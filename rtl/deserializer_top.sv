==> flow/design.v <==
module deserializer #(
  parameter DATA_BUS_WIDTH = 16
)(
  input  logic                        clk_i,
  input  logic                        srst_i,
  input  logic                        data_i,
  input  logic                        data_val_i,
  output logic [DATA_BUS_WIDTH - 1:0] deser_data_o,
  output logic                        deser_data_val_o
);
  localparam COUNTER_SIZE = $clog2(DATA_BUS_WIDTH) + 1;
  logic [COUNTER_SIZE - 1:0]   counter;
  logic [DATA_BUS_WIDTH - 1:0] data_buf;
  always_ff @( posedge clk_i )
    begin
      data_buf[DATA_BUS_WIDTH - 1 - counter] <= data_i;
    end
  always_ff @( posedge clk_i )
    begin
      if ( srst_i )
        counter <= '0;
      else if ( data_val_i && counter == DATA_BUS_WIDTH - 1 )
        counter <= '0;
      else if ( data_val_i )
        counter <= counter + (COUNTER_SIZE)'(1); 
    end
  always_ff @( posedge clk_i )
    begin
      if ( srst_i )
        deser_data_val_o <= 1'b0;
      else
        begin
          if ( data_val_i && counter == DATA_BUS_WIDTH - 1 )
            deser_data_val_o <= 1'b1;
          else 
            deser_data_val_o <= 1'b0;
        end
    end
  always_ff @( posedge clk_i )
    begin
      deser_data_o <= { data_buf[DATA_BUS_WIDTH - 1:1], data_i };
    end
endmodule
module deserializer_top (
  input  logic        clk_i,
  input  logic        srst_i,
  input  logic        data_i,
  input  logic        data_val_i,
  output logic [15:0] deser_data_o,
  output logic        deser_data_val_o
);
  logic        srst;
  logic        data;
  logic        data_val;
  logic [15:0] deser_data;
  logic        deser_data_val;
  always_ff @( posedge clk_i )
    begin
      srst     <= srst_i;
      data     <= data_i;
      data_val <= data_val_i; 
    end 
  deserializer #(
    .DATA_BUS_WIDTH   ( 16             )
  ) deserializer (
    .clk_i            ( clk_i          ),
    .srst_i           ( srst           ),
    .data_i           ( data           ),
    .data_val_i       ( data_val       ),
    .deser_data_o     ( deser_data     ),
    .deser_data_val_o ( deser_data_val )  
);
  always_ff @( posedge clk_i )
    begin
      deser_data_o     <= deser_data;
      deser_data_val_o <= deser_data_val;
    end
endmodule
# Step by step through the tools: deserializer_top
# What the tools print for deserializer_top, step after step.
# Line numbers count from 1 in the design file above.
# The mark - stands for no value.
[design]
design = "deserializer_top"
clock_port = "clk_i"
library = "sky130hd"
pvt_corner = "tt_025C_1v80"

# Word-level counts
# Source: Yosys, flattened and elaborated, memories not mapped. Widths are those after wreduce. Registers that Yosys merges into a memory's read port (data or address) are not register bits. Print and check cells do not count. Equal cells are merged and count once.
[op_classes]
reduce_logical = 2
n_logic = 3
eq_ne = 1
add_sub_neg = 3
muxes = 1
shift = 2
[op_table]
columns = ["operator", "count"]
rows = [
  ["1-bit by 33-bit variable shift with 16-bit output", 1],
  ["1-bit by 33-bit variable shift with 16-bit output with constant A", 1],
  ["32-bit negator with 33-bit output", 1],
  ["16-bit bitwise AND", 1],
  ["16-bit bitwise OR", 1],
  ["16-bit NOT", 1],
  ["4-bit by 5-bit subtractor with 6-bit output with constant A", 1],
  ["5-bit by 1-bit adder with 5-bit output with constant B", 1],
  ["5-bit by 4-bit == test with 1-bit output with constant B", 1],
  ["2-bit OR reduction", 1],
  ["1-bit logical AND", 1],
  ["1-bit two-way mux", 1],
]
[word_totals]
ff_bits = 58
word_cells = 21
output_inout_bits = 17

# Longest topological paths
# Depth = most cells in a row (Yosys ltp): at word level without a register or memory, in the mapped netlist without a sequential cell, where the memories' decode and read muxes count.
[logic_depth]
ltp_word = 6
ABC_AREA = 1
ltp_mapped = 14
depth_no_buf = 14

# Synthesis result
# Source: synth_stat.txt of the flow (Yosys; design flattened, memories mapped). It holds for the ABC_AREA given above (unset counts as 0); a run with the other value may have another netlist.
# Totals and module areas in this step are rounded.
[synth_totals]
area_um2 = 1850
mapped_cells = 200
flip_flops = 57
[by_type]
columns = ["cell_type", "count", "type_area_um2"]
rows = [
  ["sky130_fd_sc_hd__dfxtp_1", 57, 1.14E+03],
  ["sky130_fd_sc_hd__nor2_1", 39, 146.39],
  ["sky130_fd_sc_hd__inv_1", 26, 97.594],
  ["sky130_fd_sc_hd__ha_1", 7, 87.584],
  ["sky130_fd_sc_hd__nand2_1", 22, 82.579],
  ["sky130_fd_sc_hd__nand4_1", 9, 56.304],
  ["sky130_fd_sc_hd__nand3_1", 11, 55.053],
  ["sky130_fd_sc_hd__nor3_1", 10, 50.048],
  ["sky130_fd_sc_hd__a21oi_1", 7, 35.034],
  ["sky130_fd_sc_hd__nor2_8", 1, 20.019],
  ["sky130_fd_sc_hd__xor2_2", 1, 16.266],
  ["sky130_fd_sc_hd__nand2_2", 2, 12.512],
  ["sky130_fd_sc_hd__nor2_4", 1, 11.261],
  ["sky130_fd_sc_hd__nand3_2", 1, 10.01],
  ["sky130_fd_sc_hd__a211oi_1", 1, 7.507],
  ["sky130_fd_sc_hd__buf_1", 2, 7.507],
  ["sky130_fd_sc_hd__buf_2", 1, 5.005],
  ["sky130_fd_sc_hd__clkbuf_1", 1, 3.754],
  ["sky130_fd_sc_hd__inv_2", 1, 3.754],
]

# Timing after synthesis
# OpenSTA on the mapped netlist: ideal clock, no wires. The path of least setup slack (recovery checks aside). Input and output delay are each 20% of the period. Register names are those of the netlist, which keeps one name where synthesis merged equal registers.
[synth_timing]
path_kind = "register to register"
start = "register deserializer.counter[0]"
end = "register deserializer.data_buf[1]"
stages = 14
delay_ns = 1.929
n_path_buf = 1
t_arrival_ns = 1.820
t_first_pin_ns = 0.000
setup_slack_ns = 1.721
period_ns = 3.65
period_less_setup_slack_ns = 1.929
# "delay_ns" is the arrival time less input delay plus setup time.
# "stages": output pins that drive a net of the path, with the launching flip-flop's if there is one; two outputs of one cell count as two.
# "period_less_setup_slack_ns" = period - worst setup slack (recovery checks aside). The figure is calculated, with input and output delays left at 20% of the set period.
# Between the ends stands the longest chain of elaborated cells between them, by number of cells; it is not shown to be the way that was timed. Of several equally long chains one is given.
# Each line given opens the expression or statement behind the cell; cells for indexed reads and writes are added by Yosys, which also makes memories of some case tables.
# At most two assigning lines are given for a register; there are more.
# Lines with a computed index may be missing from the assigning lines.
[synth_via]
path_cell_list = "sky130_fd_sc_hd__dfxtp_1 -> sky130_fd_sc_hd__buf_2 -> sky130_fd_sc_hd__nand4_1 -> sky130_fd_sc_hd__nor2_1 -> sky130_fd_sc_hd__inv_1 -> sky130_fd_sc_hd__ha_1 -> sky130_fd_sc_hd__nor2_1 -> sky130_fd_sc_hd__nand3_1 -> sky130_fd_sc_hd__nor2_4 -> sky130_fd_sc_hd__nand4_1 -> sky130_fd_sc_hd__inv_1 -> sky130_fd_sc_hd__nand3_1 -> sky130_fd_sc_hd__nand2_1 -> sky130_fd_sc_hd__inv_1"
elab_chain_len = 6
cone_cells = 7
lines_between = 1
[synth_rtl]
columns = ["element", "line_no", "rtl"]
rows = [
  ["start, declared", 12, "logic [COUNTER_SIZE - 1:0]   counter;"],
  ["start, assigned", 21, "counter <= '0;"],
  ["start, assigned", 25, "counter <= counter + (COUNTER_SIZE)'(1);"],
  ["4-bit by 5-bit subtractor with 6-bit output", 16, "data_buf[DATA_BUS_WIDTH - 1 - counter] <= data_i;"],
  ["32-bit negator with 33-bit output", 16, ""],
  ["1-bit by 33-bit variable shift with 16-bit output", 16, ""],
  ["16-bit NOT", 16, ""],
  ["16-bit bitwise AND", 16, ""],
  ["16-bit bitwise OR", 16, ""],
  ["end, declared", 13, "logic [DATA_BUS_WIDTH - 1:0] data_buf;"],
]

# Path in the finished layout
# From the final timing report of stored run 1: the path of least setup slack in the routed layout; clock arrival at registers is part of the times.
[layout_timing]
path_kind = "register to register"
start = "register deserializer.counter[0]"
end = "register deserializer.data_buf[7]"
t_first_pin_ns = 0.39
setup_slack_ns = 1.27
stages = 12
period_ns = 3.67
n_path_buf = 0
t_arrival_ns = 2.70
# Between the ends stands the longest chain of elaborated cells between them, by number of cells; it is not shown to be the way that was timed. Of several equally long chains one is given.
# At most two assigning lines are given for a register; there are more.
# Lines with a computed index may be missing from the assigning lines.
[layout_via]
path_cell_list = "sky130_fd_sc_hd__dfxtp_1 -> sky130_fd_sc_hd__ha_1 -> sky130_fd_sc_hd__inv_1 -> sky130_fd_sc_hd__nor2_1 -> sky130_fd_sc_hd__nand2_1 -> sky130_fd_sc_hd__ha_1 -> sky130_fd_sc_hd__nor2_1 -> sky130_fd_sc_hd__nand2_1 -> sky130_fd_sc_hd__nor2_4 -> sky130_fd_sc_hd__nand3_1 -> sky130_fd_sc_hd__nor3_1 -> sky130_fd_sc_hd__nor2_1"
elab_chain_len = 6
cone_cells = 7
lines_between = 1
[layout_rtl]
columns = ["element", "line_no", "rtl"]
rows = [
  ["start, declared", 12, "logic [COUNTER_SIZE - 1:0]   counter;"],
  ["start, assigned", 21, "counter <= '0;"],
  ["start, assigned", 25, "counter <= counter + (COUNTER_SIZE)'(1);"],
  ["4-bit by 5-bit subtractor with 6-bit output", 16, "data_buf[DATA_BUS_WIDTH - 1 - counter] <= data_i;"],
  ["32-bit negator with 33-bit output", 16, ""],
  ["1-bit by 33-bit variable shift with 16-bit output", 16, ""],
  ["16-bit NOT", 16, ""],
  ["16-bit bitwise AND", 16, ""],
  ["16-bit bitwise OR", 16, ""],
  ["end, declared", 13, "logic [DATA_BUS_WIDTH - 1:0] data_buf;"],
]

# Measured results for deserializer_top: 2 stored runs of the Yosys and OpenROAD flow on sky130hd. The settings differ; the order carries no meaning. The constraints put input and output delay at 20% of the set period each and load the outputs with 0.01 pF.
# "achievedPeriod_ns" means the clock period less the worst setup slack. The figure is calculated, with input and output delays left at 20% of the set period.
# "power_mw" rests on the timing tool's default activity at the inputs, not on a simulated workload.
# Results are given in rounded form.

[[run]]
name = "stored run 1"
[run.settings]
period_ns = 3.67
CORE_UTILIZATION = 64
SETUP_SLACK_MARGIN = 0.74
HOLD_SLACK_MARGIN = 0.09
CORE_ASPECT_RATIO = 0.81
CORE_MARGIN = 4
CELL_PAD_IN_SITES_DETAIL_PLACEMENT = 0
TNS_END_PERCENT = 15
ABC_AREA = 1
GPL_TIMING_DRIVEN = 1
CTS_CLUSTER_DIAMETER = 36
MAX_ROUTING_LAYER = "met5"
CAP_MARGIN = 20
SLEW_MARGIN = 20
[run.results]
synth_area_um2 = 1850
dieArea_um2 = 3820
post_route_stdcell_area_um2 = 2220
fin_util_pct = 80.9
worstSetupSlack_ns = 1.27
holdWs_ns = 0.328
power_mw = 1.44
achievedPeriod_ns = 2.404

[[run]]
name = "stored run 2"
[run.settings]
period_ns = 4.42
CORE_UTILIZATION = 24
SETUP_SLACK_MARGIN = 0.11
PLACE_DENSITY = 0.86
CELL_PAD_IN_SITES_GLOBAL_PLACEMENT = 2
TNS_END_PERCENT = 65
ABC_AREA = 1
GPL_ROUTABILITY_DRIVEN = 0
CTS_CLUSTER_DIAMETER = 145
MAX_ROUTING_LAYER = "met4"
CAP_MARGIN = 20
CORE_MARGIN = 2
SLEW_MARGIN = 20
[run.results]
synth_area_um2 = 1850
dieArea_um2 = 8420
post_route_stdcell_area_um2 = 2370
fin_util_pct = 31.2
worstSetupSlack_ns = 2.03
holdWs_ns = 0.326
power_mw = 1.33
achievedPeriod_ns = 2.388
